==> flow/design.v <==
module display_16bto4h #(parameter FREQ = 10**5/2) 
                        (input CLK, 
                         input [15:0] x,  
                         input [3:0] neg,  
                         output reg[11:0] DISP);  
    reg[1:0] sel = 0;  
    reg[3:0] posb;  
    reg[3:0] digit;  
    reg dp;  
    integer counter = 0; 
    always @(posedge CLK) begin
        if (counter == FREQ)begin
            if (sel == 3)
                sel <= 0;
            else
                sel <= sel + 1;
            counter <= 0;  
        end else
            counter <= counter + 1;
    end
    always @(sel) begin
        case (sel)
            0: posb = 4'b1110;
            1: posb = 4'b1101;
            2: posb = 4'b1011;
            3: posb = 4'b0111;
            default: posb = 4'b0;
        endcase
    end
    always @(sel) begin
        digit[0] = x[sel*4];
        digit[1] = x[sel*4 + 1];
        digit[2] = x[sel*4 + 2];
        digit[3] = x[sel*4 + 3];
        dp = ~neg[sel];
    end
    function [6:0] btohDISP; 
        input[3:0] digit;
        case (digit)
            4'h0:    btohDISP = 7'b0000001;
            4'h1:    btohDISP = 7'b1001111;
            4'h2:    btohDISP = 7'b0010010;
            4'h3:    btohDISP = 7'b0000110;
            4'h4:    btohDISP = 7'b1001100;
            4'h5:    btohDISP = 7'b0100100;
            4'h6:    btohDISP = 7'b0100000;
            4'h7:    btohDISP = 7'b0001111;
            4'h8:    btohDISP = 7'b0000000;
            4'h9:    btohDISP = 7'b0000100;
            4'ha:    btohDISP = 7'b0001000;
            4'hb:    btohDISP = 7'b1100000;
            4'hc:    btohDISP = 7'b0110001;
            4'hd:    btohDISP = 7'b1000010;
            4'he:    btohDISP = 7'b0110000;
            4'hf:    btohDISP = 7'b0111000;
            default: btohDISP = 7'b1111111;
        endcase
    endfunction
    always @(posedge CLK) begin
        if (counter == FREQ)begin
            DISP <= {posb, btohDISP(digit), dp};
        end
    end
endmodule
module full_adder(input cin,
                  input x,
                  input y,
                  output s,
                  output cout);
    assign {cout,s} = x + y + cin;
endmodule
module full_adder_32_v2(input cin,
                        input[31:0] x,
                        input[31:0] y,
                        output[31:0] s,
                        output cout,  
                        output o);  
    wire [32:0] c;
    assign c[0] = cin;
    assign cout = c[32]; 
    assign o = 1'b0;  
    genvar i;
    generate
        for(i=0; i<=31; i=i+1) begin:stage
            full_adder u_fadder(.cin(c[i]), .x(x[i]), .y(y[i]), .s(s[i]), .cout(c[i+1]));
        end
    endgenerate
endmodule
module full_subtractor_32_v2(input[31:0] x,
                             input[31:0] y,
                             output[31:0] s,
                             output cout,  
                             output o);  
    wire [32:0] c;
    assign c[0] = 1;
    assign cout = 1'b0;  
    assign o = x[31] & y[31] & ~s[31] + ~x[31] & ~y[31] & s[31];  
    genvar i;
    generate
        for (i = 0; i<=31; i=i+1) begin: stage
            full_adder u_subtractor(.cin(c[i]),
                                    .x(x[i]),
                                    .y(~y[i]),
                                    .s(s[i]),
                                    .cout(c[i+1])
                                    );
        end
    endgenerate
endmodule
module top_v2 #(parameter INTERVAL = 10**5/2)
               (input CLK,
                input[3:0] a,                  
                input[3:0] b,                  
                input add_sub_signal,          
                output[11:0] DISP,
                output reg LED_c,                  
                output reg LED_o);                 
    wire[31:0] s_add;  
    wire[31:0] s_sub;  
    wire[31:0] s_neg;  
    wire cout_add;
    wire cout_sub;
    wire overflow_add;
    wire overflow_sub;
    reg [15:0] res;  
    reg neg;  
    full_adder_32_v2 u_fadder_32_v2(1'b0, {28'b0,a}, {28'b0,b}, s_add, cout_add, overflow_add);
    full_subtractor_32_v2 u_fsub_32_v2({28'b0,a}, {28'b0,b}, s_sub, cout_sub, overflow_sub);
    assign s_neg = -s_sub;
    display_16bto4h #(INTERVAL) u_disp(CLK, res, neg, DISP);
    always @(a, b, add_sub_signal, s_add, s_sub, cout_add, cout_sub, overflow_add, overflow_sub) begin
        neg = 1'b0; 
        res = 16'bx;
        LED_c = 1'b0;
        LED_o = 1'b0;
        res[15:12] = a;
        res[11:8] = b;
        if (add_sub_signal == 0) begin
            res[7:0] = s_add;  
            LED_c = cout_add;
            LED_o = overflow_add;
        end else begin
            if (s_sub[31] == 0) begin
                res[7:0] = s_sub[15:0];
            end else begin
                res[7:0] = s_neg[15:0];
                neg = 1'b1;
            end
            LED_c = cout_sub;
            LED_o = overflow_sub;
        end
    end
endmodule
**From RTL to reports: top_v2**

What the tools print for top_v2, step after step.
Line numbers count from 1 in the design file above.
Operators carry their Yosys type and port widths (W data, S select, Z words).
Library cell names are shortened.
A cell with - has no value.

- Design top: top_v2
- Clock port: CLK
- Cell library: sky130hd
- Timing corner: tt_025C_1v80

**After elaboration**

Yosys after proc, flatten, opt, wreduce and memory -nomap, before mapping. Memory bits, and registers merged into a memory's read port (data or address), are not among the register bits. Print and check cells are not counted. Equal cells are merged and count once.
Yosys's memory passes give these memory sizes; they may raise the number of words (mostly to a power of two), join words into wider ones and drop unused or constant bits.

- $add $sub $neg: 49
- Multiplexer cells: 5
- Reduce/logical cells: 1
- Magnitude comparators: 0
- Divide/modulo/power cells: 0
- Bitwise logic cells: 5
- Eq/ne operators: 4
- Multiply operators: 0
- Shift-type cells: 5

Operator list:

| operator | count |
|---|---|
| $shiftx A16 B32 Y1 | 3 |
| $add A1 B1 Y2 const A | 27 |
| $eq A32 B17 Y1 const B | 1 |
| $add A32 B2 Y32 const B | 1 |
| $add A1 B1 Y2 | 8 |
| $shiftx A16 B5 Y1 | 1 |
| $pmux W4 S4 | 1 |
| $mux W8 | 2 |
| $add A2 B1 Y2 | 6 |
| $add A4 B2 Y5 const B | 2 |
| $neg A8 Y8 | 1 |
| $not A1 Y1 | 5 |
| $add A4 B1 Y5 const B | 1 |
| $add A2 B1 Y2 const B | 2 |
| $eq A2 B2 Y1 const B | 2 |
| $shiftx A4 B2 Y1 | 1 |
| $eq A2 B1 Y1 const B | 1 |
| $logic_not A2 Y1 | 1 |
| $mux W1 | 2 |
| $add A1 B1 Y1 const A | 1 |

- Bits in latches: 0
- Memories kept: 1
- Input bits: 10
- Bits in registers: 46
- ROM bits: 112
- Word-level cells: 73
- RAM bits: 0
- Clocked read ports x word width: 7
- Output and inout port bits: 14

Memory list:

| memory | words | bits a word | read ports | wr ports | line | RTL |
|---|---|---|---|---|---|---|
| (name not given) | 16 | 7 | 1 | 0 | 39 | `case (digit)` |

**Depth**

Longest topological path by Yosys (ltp), each cell counted once; first at word level (registers and memories cut), then after technology mapping (sequential cells cut; the memories' decode and read muxes count).

- Depth in word-level cells: 38
- ABC_AREA: 1
- Mapped depth: 17
- Gate-level depth less buffers: 17

**Netlist**

The flow's flattened synthesis, as Yosys stat reports it; memories are mapped. The netlist is that of the ABC_AREA named above (0 if unset); the other value can give another one.
The area totals of this step are shown rounded.

Cell types:

| cell type | count | area in all (um^2) |
|---|---|---|
| dfxtp_1 | 32 | 640.614 |
| edfxtp_1 | 14 | 420.403 |
| nand2_1 | 103 | 386.621 |
| inv_1 | 51 | 191.434 |
| ha_1 | 15 | 187.68 |
| nor2_1 | 45 | 168.912 |
| xor2_1 | 18 | 157.651 |
| fa_1 | 6 | 120.115 |
| nand3_1 | 21 | 105.101 |
| nor3_1 | 20 | 100.096 |
| nand4_1 | 10 | 62.56 |
| xnor2_1 | 6 | 52.55 |
| nor2_4 | 4 | 45.043 |
| nand2_2 | 7 | 43.792 |
| a21oi_1 | 8 | 40.038 |
| nor3_2 | 4 | 40.038 |
| inv_2 | 9 | 33.782 |
| nor2_2 | 5 | 31.28 |

Other cell types: 16; their cells: 26.

- Mapped area: 3020 um^2
- Buffers: 5
- Flip-flops: 46
- Area of sequential cells: 1060 um^2
- Cell count: 404

**Worst setup path after synthesis**

Source: OpenSTA report_checks on the synthesized netlist (no wires, ideal clock, input and output delay 20% of the period each), path of least setup slack; recovery checks are left aside. Register names are those of the netlist, which keeps one name where synthesis merged equal registers.

- Path kind: in2reg
- Start: input a[0]
- End: register u_disp.DISP[4]
- Path buffers: 0
- Data arrival time: 3.941 ns
- Path slack: 3.186 ns
- Data required time: 7.127 ns
- Period: 7.38 ns
- Path delay: 2.718 ns
- Input delay: 1.476 ns
- Library setup time: 0.253 ns
- Stages on the path: 15
- Launch time at the first pin: 1.476 ns
- Period reached after synthesis: 4.194 ns

"path delay" is the arrival time less input delay plus setup time.
"stages on the path" counts driving pins, that of a launching flip-flop among them; a cell with two outputs on the path counts twice.
"period reached after synthesis" is the clock period less the worst setup slack; recovery checks do not enter. This is arithmetic on one report: input and output delays are still those of the set period (20% each).
The rows between start and end are the longest chain of elaborated cells between them; the timing report does not say that the signal goes this way. Where chains are equally long, one stands for them.
A line is the first line of the expression or statement that the cell stems from. Yosys adds cells for indexed reads and writes and turns some case tables into memories.

- Cell sequence: inv_1 -> ha_1 -> fa_1 -> fa_1 -> fa_1 -> nand2_1 -> inv_1 -> nand2_1 -> nand2_1 -> a21oi_1 -> ha_1 -> nand3_1 -> nand2_1 -> nand2_1 -> nand2_1
- Cells in the longest elaborated chain: 36
- Elaborated cells between the ends (all ways): 44
- RTL lines with such cells: 8
- Classes of those cells: 38 x add/sub; 4 x shift; 2 x mux

Ends and longest elaborated chain, post-synthesis:

| what | line | RTL |
|---|---|---|
| start, declared | 112 | `input[3:0] a,` |
| $add A1 B1 Y2 | 70 | `assign {cout,s} = x + y + cin;` |
| $add A2 B1 Y2 (4 in a row) | 70 |  |
| $add A1 B1 Y2 (27 in a row) | 70 |  |
| $add A1 B1 Y1 | 70 |  |
| $mux W8 | 143 | `if (s_sub[31] == 0) begin` |
| $mux W8 | 138 | `if (add_sub_signal == 0) begin` |
| $shiftx A16 B5 Y1 | 31 | `digit[0] = x[sel*4];` |
| end, declared | 5 | `output reg[11:0] DISP);` |

**Path in the finished layout**

Path of least setup slack in the final report of run 1 (OpenROAD, finished layout, wires in). Where an end is a register, its clock arrival counts in the times.

- Path kind: in2reg
- Start: input a[0]
- End: register u_disp.DISP[1]
- Launch time at the first pin: 0.71 ns
- Input delay: 0.71 ns
- Stages on the path: 17
- Path slack: -0.16 ns
- Path buffers: 1
- Data arrival time: 3.85 ns
- Period: 3.53 ns
- Data required time: 3.70 ns
- Library setup time: 0.12 ns

The rows between start and end are the longest chain of elaborated cells between them; the timing report does not say that the signal goes this way. Where chains are equally long, one stands for them.

- Cell sequence: clkdlybuf4s50_1 -> inv_1 -> ha_1 -> fa_1 -> fa_2 -> fa_2 -> nand2_1 -> nor2_1 -> nand2_1 -> nand2_2 -> nand2_1 -> o21ai_2 -> ha_2 -> nand3_1 -> nand2_1 -> nand2_1 -> nand2_1
- Cells in the longest elaborated chain: 36
- Elaborated cells between the ends (all ways): 44
- RTL lines with such cells: 8
- Classes of those cells: 38 x add/sub; 4 x shift; 2 x mux

Ends and longest elaborated chain, after layout:

| what | line | RTL |
|---|---|---|
| start, declared | 112 | `input[3:0] a,` |
| $add A1 B1 Y2 | 70 | `assign {cout,s} = x + y + cin;` |
| $add A2 B1 Y2 (4 in a row) | 70 |  |
| $add A1 B1 Y2 (27 in a row) | 70 |  |
| $add A1 B1 Y1 | 70 |  |
| $mux W8 | 143 | `if (s_sub[31] == 0) begin` |
| $mux W8 | 138 | `if (add_sub_signal == 0) begin` |
| $shiftx A16 B5 Y1 | 31 | `digit[0] = x[sel*4];` |
| end, declared | 5 | `output reg[11:0] DISP);` |

Subject: flow runs of top_v2

Hi,

Design top_v2 on sky130hd. What follows are 2 stored runs of the flow, each under its own settings; their order means nothing. The constraints put input and output delay at 20% of the set period each and load the outputs with 0.01 pF.
"critical path time" = time allowed to the worst setup path (clock period - input delay - output delay, where it has them) - its slack; a late launch clock adds to it, a late capture clock takes from it.
"total power after layout" rests on the timing tool's default activity at the inputs, not on a simulated workload.
Values from the reports are rounded here.
A setting shown as n/a is not set for that run.

| item | run 1 | run 2 |
|---|---|---|
| period_ns | 3.53 | 4.1 |
| CORE_UTILIZATION | 57 | 40 |
| SETUP_SLACK_MARGIN | -0.3 | 0.14 |
| PLACE_DENSITY | 0.51 | n/a |
| HOLD_SLACK_MARGIN | 0.16 | n/a |
| CORE_ASPECT_RATIO | 1.04 | n/a |
| CELL_PAD_IN_SITES_GLOBAL_PLACEMENT | 0 | n/a |
| ABC_AREA | 1 | n/a |
| GPL_TIMING_DRIVEN | 1 | n/a |
| GPL_ROUTABILITY_DRIVEN | 0 | n/a |
| CAP_MARGIN | 40 | 20 |
| MAX_ROUTING_LAYER | met4 | n/a |
| CORE_MARGIN | 2 | 2 |
| SLEW_MARGIN | 20 | 20 |
| standard-cell area after layout (um^2) | 3550 | 3070 |
| area of the die (um^2) | 5900 | 7010 |
| worst setup slack after layout (ns) | -0.160 | 0.296 |
| utilization after layout | 0.683 | 0.492 |
| Yosys chip area after synthesis (um^2) | 3020 | 2540 |
| critical path time (ns) | 2.98 | 2.98 |
| worst path kind | in2reg | in2reg |
| total power after layout (uW) | 1080 | 906 |

Regards
