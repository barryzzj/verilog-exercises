==> flow/design.v <==
module display_16bto4h_e #(parameter FREQ = 10**5/2) 
                        (input CLK, 
                         input e,  
                         input [15:0] x,  
                         output reg [11:0] DISP);  
    integer sel = 0;  
    reg[3:0] posb = 4'b1111;  
    reg[3:0] digit = 4'b0000;  
    reg dp = 1'b1;  
    integer counter = 0; 
    always @(posedge CLK) begin
        if (e) begin
            if (counter == FREQ)begin
                if (sel == 3) 
                    sel <= 0;
                else
                    sel <= sel + 1;
                counter <= 0;  
            end else
                counter <= counter + 1;
        end else
            counter <= 0;
    end
    always @(posedge CLK) begin
        case (sel)
            0: posb <= 4'b1110;
            1: posb <= 4'b1101;
            2: posb <= 4'b1011;
            3: posb <= 4'b0111;
            default: posb <= 4'b1111;
        endcase
    end
    always @(posedge CLK) begin
        digit[0] <= x[sel*4];
        digit[1] <= x[sel*4 + 1];
        digit[2] <= x[sel*4 + 2];
        digit[3] <= x[sel*4 + 3];
    end
    function [6:0] btohDISP; 
        input[3:0] digit;
        case (digit)
            4'h0:    btohDISP = 7'b0000001;
            4'h1:    btohDISP = 7'b1001111;
            4'h2:    btohDISP = 7'b0010010;
            4'h3:    btohDISP = 7'b0000110;
            4'h4:    btohDISP = 7'b1001100;
            4'h5:    btohDISP = 7'b0100100;
            4'h6:    btohDISP = 7'b0100000;
            4'h7:    btohDISP = 7'b0001111;
            4'h8:    btohDISP = 7'b0000000;
            4'h9:    btohDISP = 7'b0000100;
            4'ha:    btohDISP = 7'b0001000;
            4'hb:    btohDISP = 7'b1100000;
            4'hc:    btohDISP = 7'b0110001;
            4'hd:    btohDISP = 7'b1000010;
            4'he:    btohDISP = 7'b0110000;
            4'hf:    btohDISP = 7'b0111000;
            default: btohDISP = 7'b1111111;
        endcase
    endfunction
    always @(posedge CLK) begin
        if (e && counter == FREQ)
            DISP <= {posb, btohDISP(digit), dp};
    end
endmodule
---- Step by step through the tools: display_16bto4h_e ----
The steps from the RTL of display_16bto4h_e to its reports follow in flow order.
Line numbers count from 1 in the design file above.
Operators carry their Yosys type and port widths (W data, S select, Z words).
Cell names lack the library's common part.
The mark - stands for no value.
design
  top ..................................... display_16bto4h_e
  clock input ............................. CLK
  standard-cell library ................... sky130hd
  library corner .......................... tt_025C_1v80

---- Elaborated design ----
Yosys after proc, flatten, opt, wreduce and memory -nomap, before mapping. Enables and synchronous resets that opt folds into registers are not counted as muxes. Memory bits, and registers merged into a memory's read port (data or address), are not among the register bits. Print and check cells are not counted.
Yosys's memory passes give these memory sizes; they may raise the number of words (mostly to a power of two), join words into wider ones and drop unused or constant bits.
operators by class
  multiply operators ...................... 0
  $lt $le $gt $ge ......................... 0
  bitwise gates (word level) .............. 1
  reduce/logical cells .................... 4
  shifts and indexed selects .............. 4
  $add $sub $neg .......................... 5
  multiplexer cells ....................... 1
  div/mod/pow operators ................... 0
  equality and inequality tests ........... 5
operators by type and width
  cell                     count
  $shiftx A16 B32 Y1       4
  $add A32 B2 Y32 const B  3
  $eq A32 B2 Y1 const B    2
  $add A32 B3 Y32 const B  2
  $eq A32 B1 Y1 const B    1
  $eq A32 B17 Y1 const B   1
  $eq A32 B3 Y1 const B    1
  $logic_not A32 Y1        1
  $pmux W4 S4              1
  $reduce_and A2 Y1        1
  $reduce_or A2 Y1         1
  $logic_and A1 B1 Y1      1
  $not A1 Y1               1
storage and ports
  cells after elaboration ................. 26
  latch bits .............................. 0
  memory bits (read-only) ................. 112
  bits in writable memories ............... 0
  input bits .............................. 18
  clocked read ports x word width ......... 7
  memory cells ............................ 1
  bits in registers ....................... 83
memory list
  name              depth  bits a word  read ports  write ports  RTL line  RTL
  (name not given)  16     7            1           0            41        case (digit)

---- Longest topological paths ----
Longest topological path by Yosys (ltp), each cell counted once; first at word level (registers and memories cut), then after technology mapping (sequential cells cut; the memories' decode and read muxes count).
depth
  word-level depth ........................ 2
  ABC_AREA ................................ 1
  mapped depth ............................ 10
  mapped depth without buffers ............ 9

---- Mapped cells and area ----
Source: synth_stat.txt of the flow (Yosys; design flattened, memories mapped). It holds for the ABC_AREA given above (unset counts as 0); a run with the other value may have another netlist.
mapped netlist
  flip-flops .............................. 83
  chip area (Yosys) ....................... 0.004976 mm2
  sequential part of the area ............. 0.002092 mm2
  mapped cells ............................ 686
  buffer cells ............................ 6
cell types
  cell      count
  edfxtp_1  43
  dfxtp_1   40
  nand2_1   202
  nor2_1    148
  inv_1     75
  xor2_1    19
  ha_1      12
  nand3_1   28
  nor2_4    9
  a21oi_1   20
  xnor2_1   9
  o21ai_0   14
  nor3_1    12
  nand4_1   8
  nor2_2    8
  nand3b_1  6
  nand3_4   2
  nand2_4   3
Other cell types: 14; their cells: 28.

---- Path before layout ----
Path of least setup slack by OpenSTA after synthesis, without wires, with an ideal clock, recovery checks aside; 20% of the period is set as input and as output delay. Where synthesis merged equal registers, the netlist keeps one of their names.
timing post-synthesis
  path kind ............................... reg-to-reg
  start point ............................. register counter[0]
  end point ............................... register DISP[10]
  period .................................. 2.85 ns
  path delay .............................. 3.138 ns
  stages on the path ...................... 9
  path slack .............................. -0.287 ns
  time at the first pin ................... 0.000 ns
  arrival ................................. 2.694 ns
  required time ........................... 2.406 ns
  library setup time ...................... 0.444 ns
  path buffers ............................ 0
  period reached after synthesis .......... 3.137 ns
"path delay" is the arrival time less input delay plus setup time.
"stages on the path" counts driving pins, that of a launching flip-flop among them; a cell with two outputs on the path counts twice.
"period reached after synthesis" = period - worst setup slack (recovery checks aside). The figure is calculated, with input and output delays left at 20% of the set period.
Between the ends stands the longest chain of elaborated cells between them, by number of cells; it is not shown to be the way that was timed. Of several equally long chains one is given.
A line is the first line of the expression or statement that the cell stems from. Yosys adds cells for indexed reads and writes and turns some case tables into memories.
A register here has more assigning lines than the two given.
between the ends, post-synthesis
  cells stage by stage .................... dfxtp_1 > inv_1 > ha_1 > inv_1 > nor2_1 > nand2_1 > nor2_1 > nand2_1 > nor2_1
  length of the longest elaborated chain .. 2
RTL lines, path post-synthesis
  what                 RTL line  RTL
  from (decl)          10        integer counter = 0;
  from (assign)        18        counter <= 0;
  from (assign)        20        counter <= counter + 1;
  $eq A32 B17 Y1       62        if (e && counter == FREQ)
  $logic_and A1 B1 Y1  62
  to (assign)          63        DISP <= {posb, btohDISP(digit), dp};
  to (decl)            5         output reg [11:0] DISP);

---- Timing after layout ----
Path of least setup slack in the final report of run 1 (OpenROAD, finished layout, wires in). Where an end is a register, its clock arrival counts in the times.
timing after layout
  path kind ............................... reg-to-reg
  start point ............................. register sel[0]
  end point ............................... register sel[30]
  time at the first pin ................... 0.35 ns
  path buffers ............................ 0
  stages on the path ...................... 9
  path slack .............................. 0.58 ns
  library setup time ...................... 0.24 ns
  required time ........................... 2.64 ns
  period .................................. 2.54 ns
  arrival ................................. 2.06 ns
Between the ends stands the longest chain of elaborated cells between them, by number of cells; it is not shown to be the way that was timed. Of several equally long chains one is given.
between the ends, after layout
  cells stage by stage .................... edfxtp_1 > ha_1 > nand3_4 > nor2_4 > inv_2 > nor2_2 > nand2_1 > nand2_1 > nand2_1
  length of the longest elaborated chain .. 1
RTL lines, path after layout
  what             RTL line  RTL
  from (decl)      6         integer sel = 0;
  from (assign)    15        sel <= 0;
  from (assign)    17        sel <= sel + 1;
  $add A32 B2 Y32  17
  to (assign)      15
  to (assign)      17
  to (decl)        6

Below are 2 stored runs of the flow (Yosys, OpenROAD; platform sky130hd) on display_16bto4h_e, each with its settings and what was measured, unordered. Constraints: input delay and output delay 20% of the set period each, output load 0.01 pF.

---- run 1 ----
settings
  period_ns = 2.54
  CORE_UTILIZATION = 29
  SETUP_SLACK_MARGIN = -0.15
  PLACE_DENSITY_LB_ADDON = 0.06
  CORE_MARGIN = 9
  CELL_PAD_IN_SITES_GLOBAL_PLACEMENT = 2
  CELL_PAD_IN_SITES_DETAIL_PLACEMENT = 0
  ABC_AREA = 1
  CTS_CLUSTER_DIAMETER = 266
  SLEW_MARGIN = 15
  CAP_MARGIN = 20
results
  sum of negative setup slack ............. 0.000 ns
  worst slack on setup checks ............. 0.584 ns
  Yosys chip area after synthesis ......... 0.004976 mm2
  utilization ............................. 34.9 %
  die outline area ........................ 0.022198 mm2
  worst-case hold slack ................... 0.404 ns

---- run 2 ----
settings
  period_ns = 3.17
  SETUP_SLACK_MARGIN = 0.48
  CAP_MARGIN = 20
  CORE_MARGIN = 2
  CORE_UTILIZATION = 40
  SLEW_MARGIN = 20
results
  sum of negative setup slack ............. 0.000 ns
  worst slack on setup checks ............. 0.830 ns
  Yosys chip area after synthesis ......... 0.0042103 mm2
  utilization ............................. 46.8 %
  die outline area ........................ 0.0113625 mm2
  worst-case hold slack ................... 0.409 ns
